==> flow/design.v <==
module BB(
    input clk,
    input rst_n,
    input in_valid,
    input [1:0] inning,    
    input half,            
    input [2:0] action,    
    output reg out_valid,   
    output reg [7:0] score_A,   
    output reg [7:0] score_B,   
    output reg [1:0] result     
);
enum logic[2:0] {
    IDLE =    3'd0,
    OUT_0 =   3'd1,
    OUT_1 =   3'd2,
    OUT_2 =   3'd3,
    OUTPUT =  3'd4
    } current_state,next_state;
enum logic[2:0] {
    Walk         ,
    H_1          ,
    H_2          ,
    H_3          ,
    HR           ,
    Bunt         ,
    Gb           ,
    Fb
    } action_REG;
reg [7:0] base;
reg half_reg;
reg [1:0] inning_reg;
always @(posedge clk) begin
    if(in_valid) action_REG <= action;
end
always @(posedge clk or negedge rst_n) begin
    if(!rst_n) half_reg <= 0;
    else half_reg <= half;
end
always @(posedge clk or negedge rst_n) begin
    if(!rst_n) inning_reg <= 0;
    else inning_reg <= inning;
end
always @(posedge clk or negedge rst_n) begin
    if(!rst_n) current_state <= IDLE;
    else current_state <= next_state;
end
always @(*) begin
    case(current_state)
        IDLE: begin
            if(in_valid) next_state = OUT_0;
            else next_state = IDLE;
        end
        OUT_0: begin
            case(action_REG)
                3'd5: next_state = OUT_1;
                3'd6: next_state = base[1] ? OUT_2 : OUT_1;
                3'd7: next_state = OUT_1;
                default: next_state = OUT_0;
            endcase
        end
        OUT_1: begin
            case(action_REG)
                3'd5: next_state = OUT_2;
                3'd6: next_state = base[1] ? ((half_reg && inning_reg == 3) ? OUTPUT : OUT_0) : OUT_2;
                3'd7: next_state = OUT_2;
                default: next_state = OUT_1;
            endcase
        end
        OUT_2: begin
            case(action_REG)
                3'd5: next_state = (half_reg && inning_reg == 3) ? OUTPUT : OUT_0;
                3'd6: next_state = (half_reg && inning_reg == 3) ? OUTPUT : OUT_0;
                3'd7: next_state = (half_reg && inning_reg == 3) ? OUTPUT : OUT_0;
                default: next_state = OUT_2;
            endcase
        end
        OUTPUT: begin
            next_state = IDLE;
        end
        default: next_state = IDLE;  
    endcase
end
wire change = half_reg ^ half;
wire early_run = (current_state == OUT_2) ? 1 : 0;
wire base_control = !rst_n || current_state == IDLE || change == 1;
always @(posedge clk) begin
    if(base_control) begin
        base <= 8'b0000000;
    end
    else begin
        case(action_REG)
            3'd0: begin
                base[7:5] <= 0;
                base[4] <= (base[2] && base[1]) ? base[3] : 0;
                base[3] <= (base[2] && base[1]) ? 1 : base[3];
                base[2] <= base[1] ? 1 : base[2];
                base[1] <= 1;
            end
            3'd1: begin
                base[7:6] <= 0;
                base[5] <= early_run == 0 ? 0 : base[3];
                base[4+early_run] <= base[3];
                base[3+early_run] <= base[2];
                base[2+early_run] <= base[1];
                base[1+early_run] <= (early_run) ? 0 : 1 ;
                base[0+early_run] <= (early_run) ? 1 : 0 ;
            end
            3'd2: begin
                if (early_run) begin
                    base[7] <= 0;
                    base[5+early_run] <= base[3];
                    base[4+early_run] <= base[2];
                    base[3+early_run] <= base[1];
                    base[2+early_run] <= (early_run) ? 0 : 1 ;
                    base[1+early_run] <= (early_run) ? 1 : 0 ;
                    base[0+early_run] <= 0;
                end
                else begin
                    base[7:6] <= 0;
                    base[5+early_run] <= base[3];
                    base[4+early_run] <= base[2];
                    base[3+early_run] <= base[1];
                    base[2+early_run] <= (early_run) ? 0 : 1 ;
                    base[1+early_run] <= (early_run) ? 1 : 0 ;
                    base[0+early_run] <= 0;
                end
            end
            3'd3: begin
                base[7] <= 0;
                base[6] <= base[3];
                base[5] <= base[2];
                base[4] <= base[1];
                base[3] <= 1;
                base[2] <= 0;
                base[1] <= 0;
                base[0] <= 0;
            end
            3'd4: begin
                base[7] <= base[3];
                base[6] <= base[2];
                base[5] <= base[1];
                base[4] <= 1;
                base[3] <= 0;
                base[2] <= 0;
                base[1] <= 0;
            end
            3'd5: begin
                base[7:5] <= 0;
                base[4] <= base[3];
                base[3] <= base[2];
                base[2] <= base[1];
                base[1] <= 0;
            end
            3'd6: begin
                base[7:5] <= 0;
                base[4] <= base[3];
                base[3] <= base[2];
                base[2] <= 0;
                base[1] <= 0;
            end
            3'd7: begin
                base[7:5] <= 0;
                base[4] <= base[3];
                base[3] <= 0;
            end
        endcase
    end
end
reg No_update_flag;
wire No_update_flag_control = change && (inning_reg==3) && (score_B[3:0] > score_A[3:0]);
always @(posedge clk or negedge rst_n) begin
    if(!rst_n) begin
        No_update_flag <= 0;
    end
    else if(out_valid) begin
        No_update_flag <= 0;
    end
    else if(No_update_flag_control) begin
        No_update_flag <= 1;
    end
end
reg [2:0] base_value;
always @(*) begin
    case(base[7:4])
        4'b0000: base_value = 0;
        4'b0001: base_value = 1;
        4'b0010: base_value = 1;
        4'b0011: base_value = 2;
        4'b0100: base_value = 1;
        4'b0101: base_value = 2;
        4'b0110: base_value = 2;
        4'b0111: base_value = 3;
        4'b1000: base_value = 1;
        4'b1001: base_value = 2;
        4'b1010: base_value = 2;
        4'b1011: base_value = 3;
        4'b1100: base_value = 2;
        4'b1101: base_value = 3;
        4'b1110: base_value = 3;
        4'b1111: base_value = 4;
        default: base_value = 0;
    endcase
end
wire [3:0] score_B_tmp = No_update_flag ? score_B[3:0] : score_B[3:0] + base_value;
always @(posedge clk or negedge rst_n) begin
    if(!rst_n) begin
        score_A <= 0;
        score_B <= 0;
    end
    else if(next_state != IDLE) begin
        if(half_reg) begin
            score_B[3:0] <= score_B_tmp;
        end
        else begin
            score_A[3:0] <= score_A[3:0] + base_value;
        end
    end
    else if(out_valid) begin
        score_A <= 0;
        score_B <= 0;
    end
end
always @(posedge clk or negedge rst_n) begin
    if(!rst_n) out_valid <= 0;
    else if(next_state == OUTPUT) begin
        out_valid <= 1;
    end
    else begin
        out_valid <= 0;
    end
end
always @(posedge clk or negedge rst_n) begin
    if(!rst_n) result <= 0;
    else if(score_A == score_B_tmp) begin
        result <= 2;
    end
    else if(score_A > score_B_tmp) begin
        result <= 0;
    end
    else begin
        result <= 1;
    end
end
endmodule
Reports on BB
The steps from the RTL of BB to its reports follow in flow order.
Lines are those of the file above, counted from 1.
Operators carry their Yosys type and port widths (W data, S select, Z words).
Library cell names are shortened.
A cell with -- has no value.

set-up
  design top = BB
  clock = clk
  standard-cell library = sky130hd
  library corner = tt_025C_1v80

Elaborated design
Yosys after proc, flatten, opt, wreduce and memory -nomap, before mapping. Print and check cells are not counted.
Memory sizes are those after Yosys's memory passes, which may raise the word count (mostly to a power of two), join words into wider ones and drop unused or constant bits.

operators by class
  $add $sub $neg = 13
  order comparisons = 2
  equality and inequality tests = 17
  shift operators = 18
  mux-type cells = 36
  bitwise gates (word level) = 43
  reductions and logical operators = 24

operators with widths
  operator                  count
  $shift A1 B33 Y8          10
  $shift A1 B33 Y8 const A  8
  $or A8 B8 Y8              17
  $and A8 B8 Y8             14
  $neg A3 Y33               2
  $neg A4 Y33               2
  $not A8 Y8                7
  $neg A1 Y33               1
  $neg A2 Y33               1
  $mux W4                   7
  $and A6 B8 Y8             2
  $eq A3 B3 Y1 const B      5
  $pmux W1 S5               3
  $mux W1                   13
  $eq A3 B2 Y1 const B      4
  $pmux W3 S4               1
  $pmux W1 S6               2
  $reduce_or A5 Y1          2
  $mux W3                   3
  $ne A2 B2 Y1 const B      4
  $add A3 B1 Y4 const A     2
  $add A4 B3 Y4             2
  $gt A4 B4 Y1              2
  $reduce_or A4 Y1          2
  $and A7 B8 Y8             1
  $mux W8                   1
  $pmux W1 S4               2
  $add A2 B1 Y3 const A     2

Other operator kinds: 19; their cells: 31.

storage and ports
  flip-flop bits (word level) = 29
  memory bits (read-only) = 48
  clocked read ports x word width = 3
  memories = 1
  input bits = 9
  output and inout port bits = 19

memory list
  memory           depth  width  rd ports  wr ports  line  source
  (no name shown)  16     3      1         0         185   case(base[7:4])

Depth
Yosys ltp: most cells in a row. Word level: on the elaborated netlist, between registers, memories and ports. Mapped: between sequential cells and ports; inverters and the memories' decode and read muxes count.

depth
  depth after elaboration = 21
  ABC_AREA = 0
  mapped depth = 10
  depth with buffers taken out = 9

After synthesis
Yosys stat after the flow's synthesis: flattened, memories mapped to cells. It holds for the ABC_AREA given above (unset counts as 0); a run with the other value may have another netlist.

mapped netlist
  standard cells after synthesis = 197
  cell area after synthesis = 1895.6 um^2
  sequential part of the area = 711.9 um^2
  flip-flops = 29

cells by type
  cell      count  total area (um^2)
  dfrtp_1   19     475.456
  ha_1      17     212.704
  dfxtp_1   6      120.115
  edfxtp_1  3      90.086
  buf_4     8      60.058
  o21ai_0   10     50.048
  nor2_1    13     48.797
  a21oi_1   9      45.043
  mux2_2    4      45.043
  nand2_1   12     45.043
  inv_1     11     41.29
  fa_1      2      40.038
  mux2i_1   4      40.038
  xnor2_1   4      35.034
  nor2b_1   5      31.28
  o211ai_1  4      30.029
  a22o_1    3      26.275
  dfstp_2   1      26.275

Other cell types: 35; their cells: 62.

Path before layout
OpenSTA on the mapped netlist: ideal clock, no wires. The path of least setup slack (recovery checks aside). Input and output delay are each 20% of the period. Register names are those of the netlist, which keeps one name where synthesis merged equal registers.

path post-synthesis
  path type = register to register
  from = reg (name not given)
  to = reg result[0]
  clock period = 2.15 ns
  library setup time = 0.094 ns
  arrival = 2.009 ns
  data required time = 2.056 ns
  setup slack = 0.047 ns
  path delay = 2.103 ns
  stages on the path = 9
  path buffers = 0
  synthesis period reached = 2.103 ns

"path delay" = arrival - input delay + setup time.
"stages on the path" counts driving pins, that of a launching flip-flop among them; a cell with two outputs on the path counts twice.
"synthesis period reached" is the clock period less the worst setup slack; recovery checks do not enter. This is arithmetic on one report: input and output delays are still those of the set period (20% each).
The rows between start and end are the longest chain of elaborated cells between them; the timing report does not say that the signal goes this way. Where chains are equally long, one stands for them.
Each line given opens the expression or statement behind the cell; cells for indexed reads and writes are added by Yosys, which also makes memories of some case tables.
At most two assigning lines are given for a register; there are more.

between the ends, post-synthesis
  path through = dfrtp_1 ha_1 fa_1 mux2i_1 ha_1 nor2b_1 o21ai_0 nand2b_1 a211oi_1
  length of the longest elaborated chain = 5
  elaborated cells between the ends (all ways) = 6
  classes of those cells = add/sub: 1; compare: 1; eq/ne: 1; mux: 3

RTL lines, path post-synthesis
  element             line  source
  start: declaration  10
  start: assignment   209
  start: assignment   213
  $add A4 B3 Y4       205
  $mux W4             205
  $gt A4 B4 Y1        238
  $mux W1             238
  $mux W2             235
  end: assignment     234   if(!rst_n) result <= 0;
  end: assignment     236   result <= 2;
  end: declaration    11    output reg [1:0] result

Worst path after layout
From the final timing report of record 1: the path of least setup slack in the routed layout; clock arrival at registers is part of the times.

path post-layout
  path type = register to register
  from = reg (name not given)
  to = reg result[0]
  clock period = 1.28 ns
  library setup time = 0.08 ns
  arrival = 2.32 ns
  data required time = 1.48 ns
  setup slack = -0.83 ns
  stages on the path = 9
  path buffers = 0

The rows between start and end are the longest chain of elaborated cells between them; the timing report does not say that the signal goes this way. Where chains are equally long, one stands for them.
At most two assigning lines are given for a register; there are more.

between the ends, post-layout
  path through = dfrtp_1 ha_2 fa_1 mux2i_2 ha_1 nor2b_1 o21ai_1 nand2b_1 a211oi_2
  length of the longest elaborated chain = 5
  elaborated cells between the ends (all ways) = 6
  classes of those cells = add/sub: 1; compare: 1; eq/ne: 1; mux: 3

RTL lines, path post-layout
  element             line  source
  start: declaration  10
  start: assignment   209
  start: assignment   213
  $add A4 B3 Y4       205
  $mux W4             205
  $gt A4 B4 Y1        238
  $mux W1             238
  $mux W2             235
  end: assignment     234   if(!rst_n) result <= 0;
  end: assignment     236   result <= 2;
  end: declaration    11    output reg [1:0] result

Data sheet: physical implementation of BB

Design BB on sky130hd. What follows are 2 stored runs of the flow, each under its own settings; their order means nothing. The constraints put input and output delay at 20% of the set period each and load the outputs with 0.01 pF.
"period achieved" is the run's clock period less its worst setup slack. It is reckoned from that one timing run; input and output delays stay at 20% of the period that was set.
"power" rests on the timing tool's default activity at the inputs, not on a simulated workload.
Among the settings, n/a means not set for that run.

name                                    record 1  record 2
period_ns                               1.28      2.12
CORE_UTILIZATION                        33        40
PLACE_DENSITY_LB_ADDON                  0.07      n/a
CORE_ASPECT_RATIO                       0.98      n/a
CELL_PAD_IN_SITES_GLOBAL_PLACEMENT      1         n/a
CELL_PAD_IN_SITES_DETAIL_PLACEMENT      1         n/a
TNS_END_PERCENT                         10        n/a
ABC_AREA                                0         n/a
MAX_ROUTING_LAYER                       met4      n/a
CAP_MARGIN                              20        20
CORE_MARGIN                             2         2
SLEW_MARGIN                             20        20
SETUP_SLACK_MARGIN                      n/a       -0.16
netlist area reported by Yosys (um^2)   1895.6    1895.6
overall die area (um^2)                 6366.7    5305.7
standard-cell area after layout (um^2)  2866.5    2357.3
utilization after routing (%)           51.4      50.6
worst setup slack after layout (ns)     -0.834    -0.018
setup total negative slack (ns)         -9.636    -0.033
lowest hold slack (ns)                  0.282     0.432
power (mW)                              4.342     2.158
period achieved (ns)                    2.114     2.138
