==> flow/design.v <==
module CLK_1_MODULE (
    clk,
    rst_n,
    in_valid,
	in_row,
    in_kernel,
    out_idle,
    handshake_sready,
    handshake_din,
    flag_handshake_to_clk1,
    flag_clk1_to_handshake,
	fifo_empty,
    fifo_rdata,
    fifo_rinc,
    out_valid,
    out_data,
    flag_clk1_to_fifo,
    flag_fifo_to_clk1
);
input clk;
input rst_n;
input in_valid;
input [17:0] in_row;
input [11:0] in_kernel;
input out_idle;
output reg handshake_sready;
output reg [29:0] handshake_din;
input  flag_handshake_to_clk1;
output flag_clk1_to_handshake;
input fifo_empty;
input [7:0] fifo_rdata;
output fifo_rinc;
output reg out_valid;
output reg [7:0] out_data;
output flag_clk1_to_fifo;
input flag_fifo_to_clk1;
enum logic [2:0] {
    IDLE = 3'd0,
    READ = 3'd1,
    TRAN = 3'd2
    } current_state, next_state;
integer i, j;
reg [2:0] cnt, tran_M_cnt, tran_K_cnt;
reg [17:0] Matrix_row [0:5];
reg [11:0] Kernel [0:5];
reg fifo_empty_q ;
reg fifo_empty_qq;
always @(posedge clk or negedge rst_n) begin
	if(!rst_n) current_state <= IDLE;
	else current_state <= next_state;
end
always @(*) begin
	case(current_state)
		IDLE: begin
			if(in_valid) next_state = READ;
			else next_state = current_state;
		end
        READ: begin
            if(cnt > 5) next_state = TRAN;
            else next_state = READ;
        end
        TRAN: begin
            if(tran_K_cnt > 5) next_state = IDLE;
            else next_state = TRAN;
        end
        default: next_state = IDLE;
    endcase
end
always@(posedge clk) begin
    if(in_valid) begin 
        Matrix_row[cnt] <= in_row;
        Kernel[cnt] <= in_kernel;
    end
end
always @(posedge clk or negedge rst_n) begin
    if(!rst_n) cnt <= 0;
    else begin
        if(in_valid) cnt <= cnt + 1;
        else if(current_state == IDLE) cnt <= 0;
    end
end
always @(*) begin
    handshake_sready = (cnt != 6) ? 1'b0 : out_idle;
end
always@(posedge clk or negedge rst_n) begin
    if(!rst_n) tran_M_cnt <= 0;
    else begin
        if(next_state == TRAN) begin 
            if(handshake_sready && (tran_M_cnt < 6)) tran_M_cnt <= tran_M_cnt + 1;
            else tran_M_cnt <= tran_M_cnt;
        end
        else tran_M_cnt <= 0;
    end
end
always@(posedge clk or negedge rst_n) begin
    if(!rst_n) tran_K_cnt <= 0;
    else begin
        if(current_state == TRAN) begin
            if (handshake_sready && tran_M_cnt == 6) tran_K_cnt <= tran_K_cnt + 1;
            else tran_K_cnt <= tran_K_cnt;      
        end
        else tran_K_cnt <= 0;
    end
end
always@(posedge clk or negedge rst_n) begin
    if(!rst_n) handshake_din <= 0;
    else if(handshake_sready && next_state == TRAN) handshake_din <= (tran_M_cnt < 6) ? Matrix_row[tran_M_cnt] : Kernel[tran_K_cnt];
end
assign fifo_rinc = (!fifo_empty) ? 1 : 0;
always @(posedge clk or negedge rst_n) begin
    if(!rst_n) fifo_empty_q <= 1;
    else fifo_empty_q <= fifo_empty;
end
always @(posedge clk or negedge rst_n) begin
    if(!rst_n) fifo_empty_qq <= 1;
    else fifo_empty_qq <= fifo_empty_q;
end
always @(posedge clk or negedge rst_n) begin
    if(!rst_n)begin
        out_valid <= 0 ;
        out_data <= 0 ;
    end else begin
        if(!fifo_empty_qq) begin
            out_valid <= 1'b1 ;
            out_data <= fifo_rdata ;
        end
        else begin
            out_valid <= 0 ;
            out_data <= 0 ;
        end
    end
end
endmodule
module CLK_2_MODULE (
    clk,
    rst_n,
    in_valid,
    fifo_full,
    in_data,
    out_valid,
    out_data,
    busy,
    flag_handshake_to_clk2,
    flag_clk2_to_handshake,
    flag_fifo_to_clk2,
    flag_clk2_to_fifo
);
input clk;
input rst_n;
input in_valid;
input fifo_full;
input [29:0] in_data;
output reg out_valid;
output reg [7:0] out_data;
output reg busy;
input  flag_handshake_to_clk2;
output flag_clk2_to_handshake;
input  flag_fifo_to_clk2;
output flag_clk2_to_fifo;
enum logic [2:0] {
    IDLE = 3'd0,
    STORE = 3'd1,
    CONV = 3'd2,
    WRITE = 3'd3
    } current_state, next_state;
integer i, j;
reg in_valid_q;
reg in_valid_pulse;
reg [2:0] store_M_cnt;
reg [2:0] store_K_cnt;
reg [2:0] Matrix[0:5][0:5];
reg [2:0] Kernel[0:5][0:3];
reg [5:0] mult[0:3];
reg [7:0] add_4mult;
reg [2:0] conv_M_cnt_r, conv_M_cnt_c;
reg [2:0] conv_K_cnt;
reg [7:0] ans[0:149];
reg [7:0] ans_cnt;
reg [8:0] cnt_write;
always @(posedge clk or negedge rst_n) begin
	if(!rst_n) current_state <= IDLE;
	else current_state <= next_state;
end
always@(*) begin 
    case (current_state)
        IDLE: begin
            if(in_valid) next_state = STORE;
            else next_state = IDLE;
        end
        STORE: begin
            if(store_K_cnt == 6) next_state = CONV;
            else next_state = STORE;
        end
        CONV: begin
            if(ans_cnt == 150) next_state = WRITE;
            else next_state = CONV;
        end
        WRITE: begin
            if(cnt_write == 150) next_state = IDLE;
            else next_state = WRITE;
        end
        default: next_state = IDLE;
    endcase
end
always @(posedge clk or negedge rst_n) begin
    if(!rst_n) busy <= 0;
    else if(store_K_cnt == 6 && cnt_write != 150) busy <= 1;
    else if(cnt_write == 150 && !fifo_full) busy <= 0;
end
always @(posedge clk or negedge rst_n) begin
    if(!rst_n) in_valid_q <= 0;
    else in_valid_q <= in_valid;
end
always @(posedge clk or negedge rst_n) begin
    if(!rst_n) in_valid_pulse <= 0 ;
    else if(!in_valid) in_valid_pulse <= (in_valid ^ in_valid_q) ;
end
always@(posedge clk or negedge rst_n) begin
    if(!rst_n) store_M_cnt <= 0;
    else begin
        if(current_state == STORE && in_valid_pulse && (store_M_cnt < 6)) store_M_cnt <= store_M_cnt + 1;
        else if(current_state == IDLE) store_M_cnt <= 0;
    end
end
always@(posedge clk or negedge rst_n) begin
    if(!rst_n) store_K_cnt <= 0;
    else begin
        if(current_state == STORE && in_valid_pulse && store_M_cnt == 6 && store_K_cnt < 6) store_K_cnt <= store_K_cnt + 1;
        else if(current_state == IDLE) store_K_cnt <= 0;
    end
end
always@(posedge clk or negedge rst_n) begin
    if(!rst_n) begin
        for(i=0; i<6; i=i+1) begin
            Matrix[i][0] <= 0;
            Matrix[i][1] <= 0;
            Matrix[i][2] <= 0;
            Matrix[i][3] <= 0;
            Matrix[i][4] <= 0;
            Matrix[i][5] <= 0;
        end
    end
    else if(current_state == IDLE) begin
        for(i=0; i<6; i=i+1) begin
            Matrix[i][0] <= 0;
            Matrix[i][1] <= 0;
            Matrix[i][2] <= 0;
            Matrix[i][3] <= 0;
            Matrix[i][4] <= 0;
            Matrix[i][5] <= 0;
        end
    end
    else if(in_valid && current_state == STORE) begin
        Matrix[store_M_cnt][0] <= in_data[2:0];
        Matrix[store_M_cnt][1] <= in_data[5:3];
        Matrix[store_M_cnt][2] <= in_data[8:6];
        Matrix[store_M_cnt][3] <= in_data[11:9];
        Matrix[store_M_cnt][4] <= in_data[14:12];
        Matrix[store_M_cnt][5] <= in_data[17:15];
    end
end
always@(posedge clk or negedge rst_n)begin
    if(!rst_n) begin
        for(i=0; i<6; i=i+1) begin 
            Kernel[i][0] <= 0;
            Kernel[i][1] <= 0;
            Kernel[i][2] <= 0;
            Kernel[i][3] <= 0;
        end
    end
    else if(current_state == IDLE) begin
        for(i=0; i<6; i=i+1) begin 
            Kernel[i][0] <= 0;
            Kernel[i][1] <= 0;
            Kernel[i][2] <= 0;
            Kernel[i][3] <= 0;
        end
    end
    else if(in_valid && current_state == STORE) begin
        Kernel[store_K_cnt][0] <= in_data[2:0];
        Kernel[store_K_cnt][1] <= in_data[5:3];
        Kernel[store_K_cnt][2] <= in_data[8:6];
        Kernel[store_K_cnt][3] <= in_data[11:9];
    end
end
always @(posedge clk or negedge rst_n) begin
    if(!rst_n) conv_M_cnt_r <= 0;
    else if(current_state == IDLE) conv_M_cnt_r <= 0;
    else if(current_state == CONV && conv_M_cnt_r == 4 && conv_M_cnt_c == 4) conv_M_cnt_r <= 0;
    else if(current_state == CONV && conv_M_cnt_c == 4) conv_M_cnt_r <= conv_M_cnt_r + 1;
end
always @(posedge clk or negedge rst_n) begin
    if(!rst_n) conv_M_cnt_c <= 0;
    else if(current_state == IDLE) conv_M_cnt_c <= 0;
    else if(current_state == CONV && conv_M_cnt_c == 4) conv_M_cnt_c <= 0;
    else if(current_state == CONV) conv_M_cnt_c <= conv_M_cnt_c + 1;
end
always @(posedge clk or negedge rst_n) begin
    if(!rst_n) conv_K_cnt <= 0;
    else if(current_state == IDLE) conv_K_cnt <= 0;
    else if(current_state == CONV && conv_M_cnt_r == 4 && conv_M_cnt_c == 4) conv_K_cnt <= conv_K_cnt + 1;
end
always @(posedge clk) begin
    if(current_state == IDLE) begin
        for(i=0 ; i<4; i=i+1) begin
            mult[i] <= 0;
        end
    end
    else if(current_state == CONV) begin
        mult[0] <= Matrix[conv_M_cnt_r][conv_M_cnt_c] * Kernel[conv_K_cnt][0];
        mult[1] <= Matrix[conv_M_cnt_r][conv_M_cnt_c+1] * Kernel[conv_K_cnt][1];
        mult[2] <= Matrix[conv_M_cnt_r+1][conv_M_cnt_c] * Kernel[conv_K_cnt][2];
        mult[3] <= Matrix[conv_M_cnt_r+1][conv_M_cnt_c+1] * Kernel[conv_K_cnt][3];
    end
end
always @(posedge clk or negedge rst_n) begin
    if(!rst_n) ans_cnt <= 0;
    else if(conv_K_cnt == 0 && conv_M_cnt_r == 0 && conv_M_cnt_c == 0) ans_cnt <= 0;
    else ans_cnt <= ans_cnt + 1;
end
always @(posedge clk or negedge rst_n) begin
    if(!rst_n) begin
        for(i=0; i<150; i=i+1) begin
            ans[i] <= 0;
        end
    end
    else if(current_state == CONV) ans[ans_cnt] <= (mult[0] + mult[1]) + (mult[2] + mult[3]);
end
always @(posedge clk or negedge rst_n) begin
    if(!rst_n) cnt_write <= 0;
    else if(current_state == CONV) cnt_write <= 0;
    else if(current_state == WRITE && cnt_write < 150 && !fifo_full) cnt_write <= cnt_write + 1;
    else cnt_write <= cnt_write;
end
always @(*) begin
    if(!rst_n) out_valid = 0;
    else begin
        if (current_state == WRITE && cnt_write < 150 && !fifo_full) out_valid = 1 ;
        else out_valid = 0;
    end
end
always @(*) begin
    if(!rst_n) out_data = 0;
    else begin
        if(current_state == WRITE && cnt_write < 150 && !fifo_full) out_data = ans[cnt_write];
        else out_data = 0;
    end
end
endmodule
; ---- Reports on CLK_2_MODULE
; The steps from the RTL of CLK_2_MODULE to its reports follow in flow order.
; Line numbers count from 1 in the design file above.
; Library cell names are shortened.
; Not given: n/a
[design]
top = CLK_2_MODULE
clk_port = clk
lib = sky130hd
corner = tt_025C_1v80

; ---- Elaborated design
; Counts by Yosys on the flattened word-level netlist (proc, flatten, opt, wreduce). Print and check cells are left out.
[word_totals]
register_bits = 1441
inputBits = 36
out_inout_bits = 12
wordCells = 1812
[classes]
addsub = 25
multipliers = 7
n_cmp = 3
eq_ne = 788
mux = 446
logic = 1
reduce_and_logical = 317
[ops]
columns = cell, count
row1 = 2-to-1 mux 3 bit, 423
row2 = parallel mux 8 bit (select 150 bit), 1
row3 = == test 8 x 7 -> 1 bit with constant B, 128
row4 = == test 6 x 5 -> 1 bit with constant B, 144
row5 = == test 8 x 6 -> 1 bit with constant B, 64
row6 = == test 6 x 4 -> 1 bit with constant B, 72
row7 = parallel mux 3 bit (select 36 bit), 4
row8 = AND reduction 2 bit, 210
row9 = == test 8 bit with constant B, 45
row10 = == test 5 x 4 -> 1 bit with constant B, 56
row11 = == test 8 x 5 -> 1 bit with constant B, 32
row12 = nonzero test 7 bit, 36
row13 = == test 5 bit with constant B, 50
row14 = == test 6 x 3 -> 1 bit with constant B, 36
row15 = == test 6 bit with constant B, 36
row16 = parallel mux 3 bit (select 24 bit), 3
row17 = == test 5 x 3 -> 1 bit with constant B, 28
row18 = == test 8 x 4 -> 1 bit with constant B, 16
row19 = nonzero test 5 bit, 24
row20 = == test 6 x 2 -> 1 bit with constant B, 18
row21 = multiplier 3 x 3 -> 6 bit, 4
row22 = == test 5 x 2 -> 1 bit with constant B, 14
row23 = == test 8 x 3 -> 1 bit with constant B, 8
row24 = logical NOT 6 bit, 10
row25 = == test 6 x 1 -> 1 bit with constant B, 9
row26 = logical NOT 5 bit, 8
row27 = == test 5 x 1 -> 1 bit with constant B, 7
row28 = == test 8 x 2 -> 1 bit with constant B, 4
; Not listed: further kinds 39, cells in them 97.

; ---- Depth
; Depth = most cells in a row (Yosys ltp): at word level without a register or memory, in the mapped netlist without a sequential cell, where the memories' decode and read muxes count.
[logic_depth]
word_depth = 10
ABC_AREA = 0
ltp_mapped = 25
ltp_nobuf = 21

; ---- Netlist
; The flow's flattened synthesis, as Yosys stat reports it; memories are mapped. The netlist is that of the ABC_AREA named above (0 if unset); the other value can give another one.
; Totals and module areas in this step are rounded.
[mapped]
cells = 7614
mapped_area_um2 = 71900
seqArea_um2 = 36000
flip_flops = 1443
buffers = 672
[types]
columns = type, count, area_total_um2
row1 = dfrtp_1, 1418, 3.55E+04
row2 = nand2_1, 1553, 5.83E+03
row3 = o21ai_0, 1071, 5.36E+03
row4 = mux2_2, 324, 3.65E+03
row5 = a22oi_1, 336, 2.52E+03
row6 = clkbuf_1, 595, 2.23E+03
row7 = mux2i_1, 155, 1.55E+03
row8 = a21oi_1, 239, 1.2E+03
row9 = nor2_1, 284, 1.07E+03
row10 = a22o_1, 111, 972.182
row11 = ha_1, 75, 938.4
row12 = a32oi_1, 104, 910.874
row13 = nand3_1, 154, 770.739
row14 = a221oi_1, 84, 735.706
row15 = o22ai_1, 110, 688.16
row16 = o31ai_1, 86, 645.619
row17 = a222oi_1, 56, 560.538
row18 = fa_1, 26, 520.499
; Not listed: further types 78, cells in them 833.

; ---- Path before layout
; Source: OpenSTA report_checks on the synthesized netlist (no wires, ideal clock, input and output delay 20% of the period each), path of least setup slack; recovery checks are left aside. Register names are those of the netlist, which keeps one name where synthesis merged equal registers.
[synth_path]
path_type = register -> register
startpoint = register conv_M_cnt_c[0]
endpoint = register mult[1][4]
clock_period_ns = 11.4
setup_ns = 0.086
launch_ns = 0.000
arrival_time_ns = 6.228
required_ns = 11.314
path_slack_ns = 5.086
delay_ns = 6.314
stages = 23
path_buffers = 5
synth_period_reached_ns = 6.314
; "delay_ns" is the arrival time less input delay plus setup time.
; "stages" counts driving pins, that of a launching flip-flop among them; a cell with two outputs on the path counts twice.
; "synth_period_reached_ns" = period - worst setup slack (recovery checks aside). The figure is calculated, with input and output delays left at 20% of the set period.
; The rows between start and end are the longest chain of elaborated cells between them; the timing report does not say that the signal goes this way. Where chains are equally long, one stands for them.
; A line is the first line of the expression or statement that the cell stems from. Yosys adds cells for indexed reads and writes and turns some case tables into memories.
; A register here has more assigning lines than the two given.
[synth_between]
cell_sequence = dfrtp_1 > buf_2 > inv_1 > clkbuf_1 > clkbuf_1 > buf_1 > ha_1 > ha_1 > fa_1 > xnor2_1 > nor2_1 > and2_1 > buf_2 > a32o_1 > a2111o_1 > a211o_1 > o22ai_1 > nor2_1 > fa_1 > ha_1 > fa_1 > xnor2_1 > a211oi_1
elab_chain_len = 7
cells_between = 42
classes_between = add/sub: 2; mul: 1; eq/ne: 35; mux: 3; reduce/logical: 1
[synth_rtl]
columns = element, line_no
row1 = from (decl), 175  ; reg [2:0] conv_M_cnt_r, conv_M_cnt_c;
row2 = from (assign), 293  ; if(!rst_n) conv_M_cnt_c <= 0;
row3 = from (assign), 296  ; else if(current_state == CONV) conv_M_cnt_c <= conv_M_cnt_c + 1;
row4 = adder 3 x 1 -> 4 bit, 311  ; mult[1] <= Matrix[conv_M_cnt_r][conv_M_cnt_c+1] * Kernel[conv_K_cnt][1];
row5 = adder 6 bit, 311
row6 = == test 6 bit, 311
row7 = parallel mux 3 bit (select 36 bit), 311
row8 = 2-to-1 mux 3 bit, 309  ; else if(current_state == CONV) begin
row9 = 2-to-1 mux 3 bit, 304  ; if(current_state == IDLE) begin
row10 = multiplier 3 x 3 -> 6 bit, 311
row11 = to (assign), 306  ; mult[i] <= 0;
row12 = to (assign), 311
row13 = to (decl), 173  ; reg [5:0] mult[0:3];

; ---- Worst path after layout
; From the final timing report of flow run 1: the path of least setup slack in the routed layout; clock arrival at registers is part of the times.
[layout_path]
path_type = register -> output
startpoint = register cnt_write[2]
endpoint = output port out_data[5]
clock_period_ns = 7.82
out_delay_ns = 1.56
launch_ns = 0.74
arrival_time_ns = 6.30
required_ns = 6.26
path_slack_ns = -0.04
stages = 14
path_buffers = 5
; The rows between start and end are the longest chain of elaborated cells between them; the timing report does not say that the signal goes this way. Where chains are equally long, one stands for them.
; A register here has more assigning lines than the two given.
[layout_between]
cell_sequence = dfrtp_2 > buf_4 > or3b_2 > nor2_1 > buf_4 > a22oi_1 > nand4_1 > nor4_1 > nand4_1 > nor4_1 > buf_4 > a31oi_1 > buf_4 > clkdlybuf4s50_1
elab_chain_len = 5
cells_between = 156
classes_between = compare: 1; eq/ne: 149; mux: 3; reduce/logical: 3
[layout_rtl]
columns = element, line_no
row1 = from (decl), 179  ; reg [8:0] cnt_write;
row2 = from (assign), 332  ; else if(current_state == WRITE && cnt_write < 150 && !fifo_full) cnt_write <= cnt_write + 1;
row3 = from (assign), 333  ; else cnt_write <= cnt_write;
row4 = less-than comparator 9 x 8 -> 1 bit, 345  ; if(current_state == WRITE && cnt_write < 150 && !fifo_full) out_data = ans[cnt_write];
row5 = logical AND 1 bit x2, 345
row6 = 2-to-1 mux 8 bit, 345
row7 = 2-to-1 mux 8 bit, 343  ; if(!rst_n) out_data = 0;
row8 = to (decl), 154  ; output reg [7:0] out_data;

; Flow measurements of CLK_2_MODULE on sky130hd: 2 stored runs with different settings, listed in no order. Input and output delays are each 20% of the period that was set; the output load is 0.01 pF.
; "achievedPeriod_ns" means the clock period less the worst setup slack. The figure is calculated, with input and output delays left at 20% of the set period.
; "worst_path_ns" is the time allowed to the run's worst setup path (the clock period less input and output delay, where it has them) less its slack. Clock arrival times count: a late capture clock shortens it, a late launch clock lengthens it.
; "fin_power_uw" is the tool's figure for a default switching activity; nothing was simulated.
; Measured values are rounded.

[flow run 1: settings]
period_ns = 7.82
CORE_UTILIZATION = 16
CAP_MARGIN = 20
CORE_MARGIN = 2
SLEW_MARGIN = 20
[flow run 1: results]
finish.stdcell_area_um2 = 84800
setupTns_ns = -0.041
fin_power_uw = 26300
utilization_pct = 18.9
yosys.chip_area_um2 = 71900
achievedPeriod_ns = 7.861
ws_setup_ns = -0.041
die_area_um2 = 454000
worst_path_ns = 6.30
timing.worst_path_kind = register -> output

[flow run 2: settings]
period_ns = 6.76
CORE_UTILIZATION = 52
SETUP_SLACK_MARGIN = 1.26
PLACE_DENSITY_LB_ADDON = 0.08
CORE_MARGIN = 5
CELL_PAD_IN_SITES_GLOBAL_PLACEMENT = 1
TNS_END_PERCENT = 65
ABC_AREA = 1
CTS_CLUSTER_SIZE = 32
CAP_MARGIN = 40
SLEW_MARGIN = 10
[flow run 2: results]
finish.stdcell_area_um2 = 84600
setupTns_ns = 0.000
fin_power_uw = 25100
utilization_pct = 61.6
yosys.chip_area_um2 = 71800
achievedPeriod_ns = 5.589
ws_setup_ns = 1.17
die_area_um2 = 146000
worst_path_ns = 4.24
timing.worst_path_kind = register -> output
